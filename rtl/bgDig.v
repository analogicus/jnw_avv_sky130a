==> flow/design.v <==
`default_nettype none
module bgDig (
    input wire clk,
    input wire reset,
    input wire cmp,
    output logic PI1,
    output logic PI2,
    output logic PII1,
    output logic dummy,
    output logic PII2,
    output logic PA,
    output logic PB,
    output logic PC,
    output logic PD,
    output logic s_BG2CMP,
    output logic src_n,
    output logic snk,
    output logic cmp_p1,
    output logic cmp_p2,
    output logic rst,
    output logic valid,
    output logic preChrg,
    output logic setupBias
    );
parameter   PRECHARGE=0,
            DIODE=1,
            BIGDIODE=2,
            HCHARGE=3,
            LCHARGE=4,
            OUTPUT=5,
            BLANKDIODE=6,
            BLANKBIGDIODE=7,
            INTERMEDIATE=8,
            SMPLCMP=9,
            BANDGAP=10;
logic [3:0] state;
logic [3:0] afterBlank;
logic [5:0] count;
logic [5:0] setupCount;
logic [5:0] syState;
logic       Hcharged;
logic       Lcharged;
logic [6:0] setupDone;
logic       snk_ctrl;
logic       src_ctrl;
logic       intermCmp;
logic [2:0] cmpCount;
always_ff @(posedge clk or posedge reset) begin
    if(reset)
        rst <= 1'b1;
    else
        rst <= 1'b0;
end
initial begin
    syState = PRECHARGE;
    state = PRECHARGE;
    cmpCount = 0;
    cmp_p1 = 1'b1;
    cmp_p2 = 1'b0;
    snk_ctrl = 1'b0;
    src_ctrl = 1'b0;
end
assign cmp_p2 = ~cmp_p1;
always_ff @(posedge clk) begin
    if (rst) begin
        state <= PRECHARGE;
    end
    else begin
        if (syState == BANDGAP) begin
            case(state)
                BLANKDIODE: begin
                    preChrg <= 0;
                    count <= 0;
                    PA <= 0;
                    PB <= 0;
                    PC <= 0;
                    PD <= 0;
                    if (afterBlank == DIODE) begin
                        PII1 <= 1;
                    end else begin
                        PII1 <= 0;
                    end
                    state <= afterBlank;
                    if (afterBlank == BLANKBIGDIODE) begin
                        afterBlank <= BIGDIODE;
                    end
                end
                DIODE: begin
                    count <= count + 1; 
                    PII2 <= 1;
                    if(count > 4) begin
                        cmp_p1 <= ~cmp_p1;
                        PII2  <= 0;
                        count <= 0;
                        if (setupDone > 0) begin
                            if (setupDone == 1) begin
                                state <= BLANKDIODE;
                                afterBlank <= OUTPUT;
                            end else if (!Hcharged) begin
                                afterBlank <= HCHARGE;
                                state <= BLANKDIODE;
                            end else begin
                                afterBlank <= LCHARGE;
                                state <= BLANKDIODE;
                            end
                        end else begin
                            afterBlank <= BLANKBIGDIODE;
                            state <= BLANKDIODE;
                        end
                    end
                end
                BLANKBIGDIODE: begin
                    count <= 0;
                    PA <= 0;
                    PB <= 0;
                    PC <= 0;
                    PD <= 0;
                    if (afterBlank == BIGDIODE) begin
                        intermCmp <= cmp;
                        PI1 <= 1;
                    end else begin
                        PI1 <= 0;
                    end
                    state <= afterBlank;
                    if (afterBlank == BLANKDIODE) begin
                        afterBlank <= DIODE;
                    end
                end
                BIGDIODE: begin
                    PI2  <= 1;
                    if (cmp == intermCmp ) begin
                        if (cmp) begin
                            src_n <= 1;
                            snk <= 0;
                        end else begin
                            src_n <= 0;
                            snk <= 1;
                            if (setupDone == 0) begin
                                setupCount <= setupCount + 1;
                                if (setupCount == 2) begin
                                    setupDone <= 1;
                                    setupBias <= 0;
                                end
                            end 
                        end
                    end else if (count > 5) begin
                        count <= 0;
                        PI2  <= 0;
                        snk <= 0;
                        src_n <= 0;
                        state <= BLANKBIGDIODE;
                        afterBlank <= BLANKDIODE;
                    end else begin
                        count <= count + 1;
                    end
                end
                HCHARGE: begin
                    count <= count + 1;
                    PA <= 1;
                    PB <= 1;
                    s_BG2CMP <= 1;
                    if (count > 5) begin
                        intermCmp <= cmp;
                        count <= 0;
                        if (Lcharged == 1) begin
                            state <= OUTPUT;
                            PA <= 0;
                            PB <= 0;
                        end else begin
                            Hcharged <= 1;
                            state <= BLANKBIGDIODE;
                            afterBlank <= BIGDIODE;
                        end
                    end
                end
                LCHARGE: begin
                    count <= count + 1;
                    PA <= 1;
                    PC <= 1;
                    s_BG2CMP <= 1;
                    if (count > 5) begin
                        count <= 0;
                        intermCmp <= cmp;
                        if (Hcharged == 1 ) begin
                            PA <= 0;
                            PC <= 0;
                            state <= OUTPUT;
                        end else begin
                            Lcharged <= 1;
                            state <= BLANKBIGDIODE;
                            afterBlank <= BIGDIODE;
                        end
                    end
                end
                OUTPUT: begin
                    if (count < 2) begin
                        count <= count + 1;
                    end else begin
                        count <= 0;
                        state <= BLANKBIGDIODE;
                        afterBlank <= BIGDIODE;
                    end
                    PB <= 1;
                    PC <= 1;
                    PD <= 1;
                    Lcharged <= 0;
                    Hcharged <= 0;
                    if (setupDone < 14) begin
                        setupDone <= setupDone + 1;
                        PA <= 1;
                        state <= OUTPUT;
                    end else begin
                        PA <= 0;
                        s_BG2CMP <= 1;
                    end
                end
        endcase
        end else begin
            case(state)
                PRECHARGE: begin
                    if (count > 40) begin
                        state <= BLANKDIODE;
                        afterBlank <= DIODE;
                        count <= 0;
                        preChrg <= 0;
                        preChrg <= 0;
                    end
                    else begin
                        count <= count + 1;
                        preChrg <= 1;
                        setupBias <= 1;
                        cmp_p1 <= ~cmp_p1;
                    end
                    s_BG2CMP <= 1;
                    PI2 <= 0;
                    PII2 <= 0;
                    PII1 <= 0;
                    PI1 <= 0;
                    PA <= 0;
                    PB <= 1;
                    PC <= 1;
                    PD <= 1;
                    valid <= 0;
                    Hcharged <= 0;
                    Lcharged <= 0;
                end
                BLANKDIODE: begin
                    preChrg <= 0;
                    count <= 0;
                    PA <= 0;
                    PB <= 0;
                    PC <= 0;
                    PD <= 0;
                    if (afterBlank == DIODE) begin
                        PII1 <= 1;
                    end else begin
                        PII1 <= 0;
                    end
                    state <= afterBlank;
                    if (afterBlank == BLANKBIGDIODE) begin
                        afterBlank <= BIGDIODE;
                    end
                end
                DIODE: begin
                    count <= count + 1; 
                    PII2 <= 1;
                    if(count > 5) begin
                        state <= BLANKDIODE;
                        afterBlank <= BLANKBIGDIODE;
                        PII2  <= 0;
                    end else begin
                        state <= DIODE;
                    end
                end
                BLANKBIGDIODE: begin
                    count <= 0;
                    PA <= 0;
                    PB <= 0;
                    PC <= 0;
                    PD <= 0;
                    if (afterBlank == BIGDIODE) begin
                        PI1 <= 1;
                    end else begin
                        PI1 <= 0;
                    end
                    state <= afterBlank;
                    if (afterBlank == BLANKDIODE) begin
                        syState <= BANDGAP;
                        state <= BLANKBIGDIODE;
                        afterBlank <= BIGDIODE;
                    end
                end
                BIGDIODE: begin
                    count <= count + 1;
                    PI2 <= 1;
                    if (count > 14) begin
                        count <= 0;
                        syState <= BANDGAP;
                        intermCmp <= cmp;
                    end else begin
                        state <= BIGDIODE;
                    end
                end
            endcase 
        end 
    end
end
endmodule
# Tool chain data of bgDig
# The steps from the RTL of bgDig to its reports follow in flow order.
# Line numbers count from 1 in the design file above.
# Cell names lack the library's common part.
# Not given: -
# design
design	bgDig
clock	clk
cell_library	sky130hd
lib_corner	tt_025C_1v80

# Word level
# Source: Yosys, flattened and elaborated, memories not mapped. Widths are those after wreduce. Registers that Yosys merges into a memory's read port (data or address) are not register bits. Print and check cells do not count. Equal cells are merged and count once.
# op_classes
n_addsub	3
n_cmp	7
n_eq	57
muxes	125
logic	4
n_reduce_logical	41
# op_table
operator	count
4-bit two-way mux	24
1-bit two-way mux	59
6-bit two-way mux	9
3-bit != test with constant B	13
7-bit two-way mux	5
6-bit case mux with 5-bit select	1
4-bit case mux with 7-bit select	1
3-bit AND reduction	8
4-bit by 3-bit == test with 1-bit output with constant B	6
6-bit case mux with 4-bit select	1
4-bit case mux with 6-bit select	1
2-bit nonzero test	11
1-bit case mux with 2-bit select	11
5-bit AND reduction	4
4-bit case mux with 5-bit select	1
2-bit != test with constant B	9
2-bit by 1-bit != test with 1-bit output with constant B	8
8-bit AND reduction	2
4-bit case mux with 4-bit select	1
14-bit AND reduction	1
7-bit case mux with 2-bit select	1
4-bit by 2-bit == test with 1-bit output with constant B	3
4-bit AND reduction	3
6-bit by 1-bit adder with 6-bit output with constant B	2
6-bit by 3-bit > comparator with 1-bit output with constant B	2
6-bit AND reduction	2
6-bit case mux with 2-bit select	1
3-bit two-way mux	4
# Other operator kinds: 31; their cells: 43.
# bits
register_bits	51
in_bits	3

# Logic depth
# Depth = most cells in a row (Yosys ltp): at word level without a register or memory, in the mapped netlist without a sequential cell, where the memories' decode and read muxes count.
# logic_depth
word_depth	7
ABC_AREA	0
mapped_depth	8
depth_no_buf	8

# Netlist
# The flow's flattened synthesis, as Yosys stat reports it; memories are mapped. The netlist is that of the ABC_AREA named above (0 if unset); the other value can give another one.
# The area totals of this step are shown rounded.
# types
cell_type	count	type_area_um2
edfxtp_1	40	1.2E+03
a21oi_1	32	160.154
nor2_1	40	150.144
o21ai_0	21	105.101
ha_1	8	100.096
dfxtp_1	4	80.077
nand2_1	19	71.318
xor2_1	8	70.067
inv_1	18	67.565
nand2b_1	10	62.56
xnor2_1	6	52.55
nand3_1	9	45.043
clkbuf_1	11	41.29
and2_1	5	31.28
a211oi_1	4	30.029
buf_4	4	30.029
nor3_1	6	30.029
a221oi_1	3	26.275
# Other cell types: 44; their cells: 74.
# synth_totals
stdcells	322
yosys_area_um2	2940
sequential_area_um2	1310
ff_cells	45
buf_cells	21

# Path before layout
# Source: OpenSTA report_checks on the synthesized netlist (no wires, ideal clock, input and output delay 20% of the period each), path of least setup slack; recovery checks are left aside. Register names are those of the netlist, which keeps one name where synthesis merged equal registers.
# synth_path
kind	flip-flop to flip-flop
start	reg setupDone[4]
end	reg setupDone[0]
tclk_ns	2.91
setup_ns	0.360
arrival_time_ns	1.919
slack_ns	0.631
path_delay_ns	2.279
driving_pins	7
path_buffers	0
synth_period_reached_ns	2.279
# "path_delay_ns" = arrival - input delay + setup time.
# "driving_pins" counts driving pins, that of a launching flip-flop among them; a cell with two outputs on the path counts twice.
# "synth_period_reached_ns" is the clock period less the worst setup slack; recovery checks do not enter. This is arithmetic on one report: input and output delays are still those of the set period (20% each).
# Between the ends stands the longest chain of elaborated cells between them, by number of cells; it is not shown to be the way that was timed. Of several equally long chains one is given.
# Each line given opens the expression or statement behind the cell; cells for indexed reads and writes are added by Yosys, which also makes memories of some case tables.
# Only ways into the end's enable, where the timed path ends, are counted here.
# synth_between
cell_sequence	edfxtp_1 or3_1 nor3_1 nand4_1 nor3_1 nor2_1 nor2_1
elab_chain_cells	3
# synth_rtl
item	line	source
start, declared	43	logic [6:0] setupDone;
start, assigned	141	setupDone <= 1;
start, assigned	209	setupDone <= setupDone + 1;
7-bit by 4-bit < comparator with 1-bit output	208	if (setupDone < 14) begin
2-bit != test	-
8-bit AND reduction	-
end, assigned	141
end, assigned	209
end, declared	43

# Timing after layout
# Path of least setup slack in the final report of run 1 (OpenROAD, finished layout, wires in). Where an end is a register, its clock arrival counts in the times.
# layout_path
kind	flip-flop to flip-flop
start	reg setupDone[4]
end	reg setupDone[3]
tclk_ns	4.29
setup_ns	0.35
arrival_time_ns	2.72
slack_ns	1.52
driving_pins	7
path_buffers	0
# Between the ends stands the longest chain of elaborated cells between them, by number of cells; it is not shown to be the way that was timed. Of several equally long chains one is given.
# Only ways into the end's enable, where the timed path ends, are counted here.
# layout_between
cell_sequence	edfxtp_1 or3_1 nor3_1 nand4_1 nor3_1 nor2_1 nor2_1
elab_chain_cells	3
# layout_rtl
item	line	source
start, declared	43	logic [6:0] setupDone;
start, assigned	141	setupDone <= 1;
start, assigned	209	setupDone <= setupDone + 1;
7-bit by 4-bit < comparator with 1-bit output	208	if (setupDone < 14) begin
2-bit != test	-
8-bit AND reduction	-
end, assigned	141
end, assigned	209
end, declared	43

# Measured results for bgDig: 2 stored runs of the Yosys and OpenROAD flow on sky130hd. The settings differ; the order carries no meaning. The constraints put input and output delay at 20% of the set period each and load the outputs with 0.01 pF.
# By "timing.achieved_period_ns" is meant the clock period of the run minus its worst setup slack. This is arithmetic on one report: input and output delays are still those of the set period (20% each).
# "worstPathTime_ns" = time allowed to the worst setup path (clock period - input delay - output delay, where it has them) - its slack; a late launch clock adds to it, a late capture clock takes from it.
# "totalPower_w" is the tool's figure for a default switching activity; nothing was simulated.
# Measured values are rounded.
# Among the settings, -- means not set for that run.
# Among the results, -- means that no value is shown for the run.
setting or result,run 1,run 2
period_ns,4.29,3.31
CAP_MARGIN,20,5
CORE_MARGIN,2,2
CORE_UTILIZATION,40,72
SLEW_MARGIN,20,30
PLACE_DENSITY_LB_ADDON,--,0.21
CELL_PAD_IN_SITES_GLOBAL_PLACEMENT,--,3
timing.achieved_period_ns,2.767,--
timing.setup.tns_ns,0.000,--
worstPathTime_ns,2.77,--
critical_path_kind,flip-flop to flip-flop,--
util_pct,45.1,--
worst_setup_slack_ns,1.52,--
finish.stdcell_area_um2,3230,--
totalPower_w,0.00166,--
dieArea_um2,8060,--
synthArea_um2,2940,--
ws_hold_ns,0.560,--
# Run 2: no results, placement failed with FLW-0024
