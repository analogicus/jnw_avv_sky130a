==> flow/design.v <==
`default_nettype none
module chargePump (
    input wire clk,
    input wire reset,
    output logic src_n,
    output logic snk,
    output logic test,
    output logic rst,
    output logic preChrg
    );
parameter   SNK = 0,
            SRC = 1,
            PRECHARGE= 2;
logic [3:0] state;
logic [5:0] count;
logic [5:0] count2;
always_ff @(posedge clk or posedge reset) begin
    if(reset)
        rst <= 1'b1;
    else
        rst <= 1'b0;
end
initial begin
    state = PRECHARGE;
    test = 0;
end
always_ff @(posedge clk) begin
    if (count2 > 10) begin
        test <= ~test;
        count2 <= 0;
    end
    else begin
        count2 <= count2 + 1;
    end
end
always_ff @(posedge clk or posedge reset) begin
    if(reset) begin
        state <= PRECHARGE;
    end else
        case(state)
            PRECHARGE: begin
                preChrg <= 1;
                snk <= 0;
                src_n <= 0;
                if (count > 10) begin
                    state <= SNK;
                    count <= 0;
                    preChrg <= 0;
                end
                else begin
                    count <= count + 1;
                end
            end
            SNK: begin
                src_n <= 0;
                snk <= ~snk;
                if (count > 5) begin
                    state <= SRC;
                    count <= 0;
                end
                else begin
                    count <= count + 1;
                end
            end
            SRC: begin
                snk <= 0;
                src_n <= ~src_n;
                if (count > 5) begin
                    state <= SNK;
                    count <= 0;
                end
                else begin
                    count <= count + 1;
                end
            end
        endcase
    end
endmodule
* Tool chain data of chargePump
What the tools print for chargePump, step after step.
Lines are those of the file above, counted from 1.
The mark -- stands for no value.
- Design top :: chargePump
- Clock port :: clk
- Library :: sky130hd
- Corner :: tt_025C_1v80

* Elaborated design
Source: Yosys, flattened and elaborated, memories not mapped. Widths are those after wreduce. Registers that Yosys merges into a memory's read port (data or address) are not register bits. Print and check cells do not count. Equal cells are merged and count once.
- Output and inout bits :: 5
- Cells after elaboration :: 44
- Bits of input ports :: 2
- Flip-flop bits (word level) :: 21
- Multiplexer cells :: 10
- Reductions and logical operators :: 12
- Bitwise logic cells :: 4
- Add/sub/neg operators :: 2
- Magnitude comparators :: 3
- Equality and inequality tests :: 5
** Operators with widths (count)
- adder 6 x 1 -> 6 bit (second input constant) :: 2
- > comparator 6 x 4 -> 1 bit (second input constant) :: 2
- parallel mux 6 bit (select 2 bit) :: 1
- parallel mux 4 bit (select 3 bit) :: 1
- 2-to-1 mux 6 bit :: 2
- 2-to-1 mux 4 bit :: 3
- AND reduction 2 bit :: 4
- != test 2 bit (second input constant) :: 3
- OR reduction 2 bit :: 3
- > comparator 6 x 3 -> 1 bit (second input constant) :: 1
- NOT 1 bit :: 4
- nonzero test 2 bit :: 2
- equality test 4 x 1 -> 1 bit (second input constant) :: 1
- equality test 4 x 2 -> 1 bit (second input constant) :: 1
- logical NOT 4 bit :: 1
- AND reduction 4 bit :: 1
- parallel mux 1 bit (select 2 bit) :: 2
- nonzero test 3 bit :: 1
- 2-to-1 mux 1 bit :: 1

* Depth
Longest topological path by Yosys (ltp), each cell counted once; first at word level (registers and memories cut), then after technology mapping (sequential cells cut; the memories' decode and read muxes count).
- Depth in word-level cells :: 4
- ABC_AREA :: 0
- Depth in mapped cells :: 6
- Gate-level depth less buffers :: 6

* Mapped cells and area
Yosys stat after the flow's synthesis: flattened, memories mapped to cells. It holds for the ABC_AREA given above (unset counts as 0); a run with the other value may have another netlist.
Totals and module areas in this step are rounded.
** Cells by type
- sky130_fd_sc_hd__edfxtp_1 :: count 10, area in all 300.288 um^2
- sky130_fd_sc_hd__ha_1 :: count 10, area in all 125.12 um^2
- sky130_fd_sc_hd__dfxtp_1 :: count 6, area in all 120.115 um^2
- sky130_fd_sc_hd__dfstp_2 :: count 2, area in all 52.55 um^2
- sky130_fd_sc_hd__nor2_1 :: count 12, area in all 45.043 um^2
- sky130_fd_sc_hd__inv_1 :: count 7, area in all 26.275 um^2
- sky130_fd_sc_hd__dfrtp_1 :: count 1, area in all 25.024 um^2
- sky130_fd_sc_hd__nor2b_1 :: count 4, area in all 25.024 um^2
- sky130_fd_sc_hd__xnor2_1 :: count 2, area in all 17.517 um^2
- sky130_fd_sc_hd__xor2_1 :: count 2, area in all 17.517 um^2
- sky130_fd_sc_hd__mux2_4 :: count 1, area in all 15.014 um^2
- sky130_fd_sc_hd__nand2_1 :: count 3, area in all 11.261 um^2
- sky130_fd_sc_hd__nand3_1 :: count 2, area in all 10.01 um^2
- sky130_fd_sc_hd__o211a_1 :: count 1, area in all 10.01 um^2
- sky130_fd_sc_hd__a211o_1 :: count 1, area in all 8.758 um^2
- sky130_fd_sc_hd__nor4b_1 :: count 1, area in all 8.758 um^2
- sky130_fd_sc_hd__and2_2 :: count 1, area in all 7.507 um^2
- sky130_fd_sc_hd__nor3b_1 :: count 1, area in all 7.507 um^2
Other cell types: 3; their cells: 3.
- Buffers :: 0
- Sequential area :: 500 um^2
- Flip-flops :: 19
- Mapped area :: 850 um^2
- Cells in the netlist :: 70

* Path before layout
OpenSTA on the mapped netlist: ideal clock, no wires. The path of least setup slack (recovery checks aside). Input and output delay are each 20% of the period. Register names are those of the netlist, which keeps one name where synthesis merged equal registers.
- Path kind :: flip-flop to flip-flop
- Start :: register state[1]
- End :: register state[0]
- Period :: 1.92 ns
- Data required time :: 1.795 ns
- Path delay :: 1.650 ns
- Path buffers :: 0
- Slack :: 0.270 ns
- Driving pins on the path :: 7
- Arrival :: 1.525 ns
- Period reached after synthesis :: 1.65 ns
"path delay" = arrival - input delay + setup time.
"driving pins on the path": output pins that drive a net of the path, with the launching flip-flop's if there is one; two outputs of one cell count as two.
"period reached after synthesis" = period - worst setup slack (recovery checks aside). The figure is calculated, with input and output delays left at 20% of the set period.
The rows between start and end are the longest chain of elaborated cells between them; the timing report does not say that the signal goes this way. Where chains are equally long, one stands for them.
A line is the first line of the expression or statement that the cell stems from. Yosys adds cells for indexed reads and writes and turns some case tables into memories.
A register here has more assigning lines than the two given.
- Cells stage by stage :: sky130_fd_sc_hd__dfstp_2 > sky130_fd_sc_hd__inv_1 > sky130_fd_sc_hd__ha_1 > sky130_fd_sc_hd__nor2_1 > sky130_fd_sc_hd__nor4b_1 > sky130_fd_sc_hd__a211o_1 > sky130_fd_sc_hd__mux2_4
- Cells in the longest elaborated chain :: 3
- Elaborated cells between the ends (all ways) :: 9
- RTL lines with such cells :: 1
** RTL lines, path post-synthesis
- start: declaration :: line 14 : logic [3:0] state;
- start: assignment :: line 38 : state <= PRECHARGE;
- start: assignment :: line 46 : state <= SNK;
- logical NOT 4 bit :: line 40 : case(state)
- != test 2 bit
- AND reduction 4 bit
- end: assignment :: line 38
- end: assignment :: line 46
- end: declaration :: line 14

* Worst path after layout
Path of least setup slack in the final report of flow run 2 (OpenROAD, finished layout, wires in). Where an end is a register, its clock arrival counts in the times.
- Path kind :: flip-flop to output port
- Start :: register rst
- End :: output port rst
- Arrival :: 1.34 ns
- Slack :: 1.38 ns
- Path buffers :: 1
- Data required time :: 2.72 ns
- Output delay :: 0.68 ns
- Period :: 3.4 ns
- Driving pins on the path :: 2
- Cells stage by stage :: sky130_fd_sc_hd__dfstp_2 > sky130_fd_sc_hd__clkdlybuf4s50_1
- Cells in the longest elaborated chain :: 0
- Elaborated cells between the ends (all ways) :: 0
- RTL lines with such cells :: 0
** RTL lines, path post-layout
- start: declaration :: line 8 : output logic rst,
- start: assignment :: line 19 : rst <= 1'b1;
- start: assignment :: line 21 : rst <= 1'b0;
- end: declaration :: line 8

Lab notebook: chargePump

Record of 2 stored runs of the RTL-to-layout flow on chargePump, platform sky130hd. The runs are unordered. Constraints: input delay and output delay 20% of the set period each, output load 0.01 pF.
By "achieved clock period" is meant the clock period of the run minus its worst setup slack. This is arithmetic on one report: input and output delays are still those of the set period (20% each).
By "time of the worst setup path" is meant the share of the clock period that the worst setup path is allowed (20% is reserved at inputs, 20% at outputs), minus its slack. Clock arrival times at its registers enter into it.
By "total power after layout" is meant OpenSTA's value without simulated activity: inputs other than the clock are taken to toggle once in ten clock periods, and the tool carries that through the logic.
Values from the reports are rounded here.

** Flow run 1
- Settings :: period_ns=3.6; CORE_UTILIZATION=57; PLACE_DENSITY_LB_ADDON=0.16; CORE_ASPECT_RATIO=1.48; CORE_MARGIN=2; CELL_PAD_IN_SITES_GLOBAL_PLACEMENT=0; CELL_PAD_IN_SITES_DETAIL_PLACEMENT=2; ABC_AREA=0; GPL_ROUTABILITY_DRIVEN=1; CAP_MARGIN=20; SLEW_MARGIN=20
- Outcome :: did not finish, placement stopped with DPL-0033

** Flow run 2
- Settings :: period_ns=3.4; CORE_UTILIZATION=38; PLACE_DENSITY_LB_ADDON=0.13; CORE_MARGIN=10; CELL_PAD_IN_SITES_DETAIL_PLACEMENT=0; TNS_END_PERCENT=30; ABC_AREA=0; GPL_ROUTABILITY_DRIVEN=1; CAP_MARGIN=20; SLEW_MARGIN=30
- Synthesized cell area :: 850 um^2
- Overall die area :: 4500 um^2
- Standard-cell area of the final layout :: 980 um^2
- Post-layout utilization :: 45%
- Setup slack of the worst path :: 1.4 ns
- Final setup TNS :: 0.000 ns
- Worst-case hold slack :: 0.47 ns
- Total power after layout :: 490 uW
- Achieved clock period :: 2.020 ns
- Time of the worst setup path :: 1.34 ns
- Worst setup path kind :: flip-flop to output port
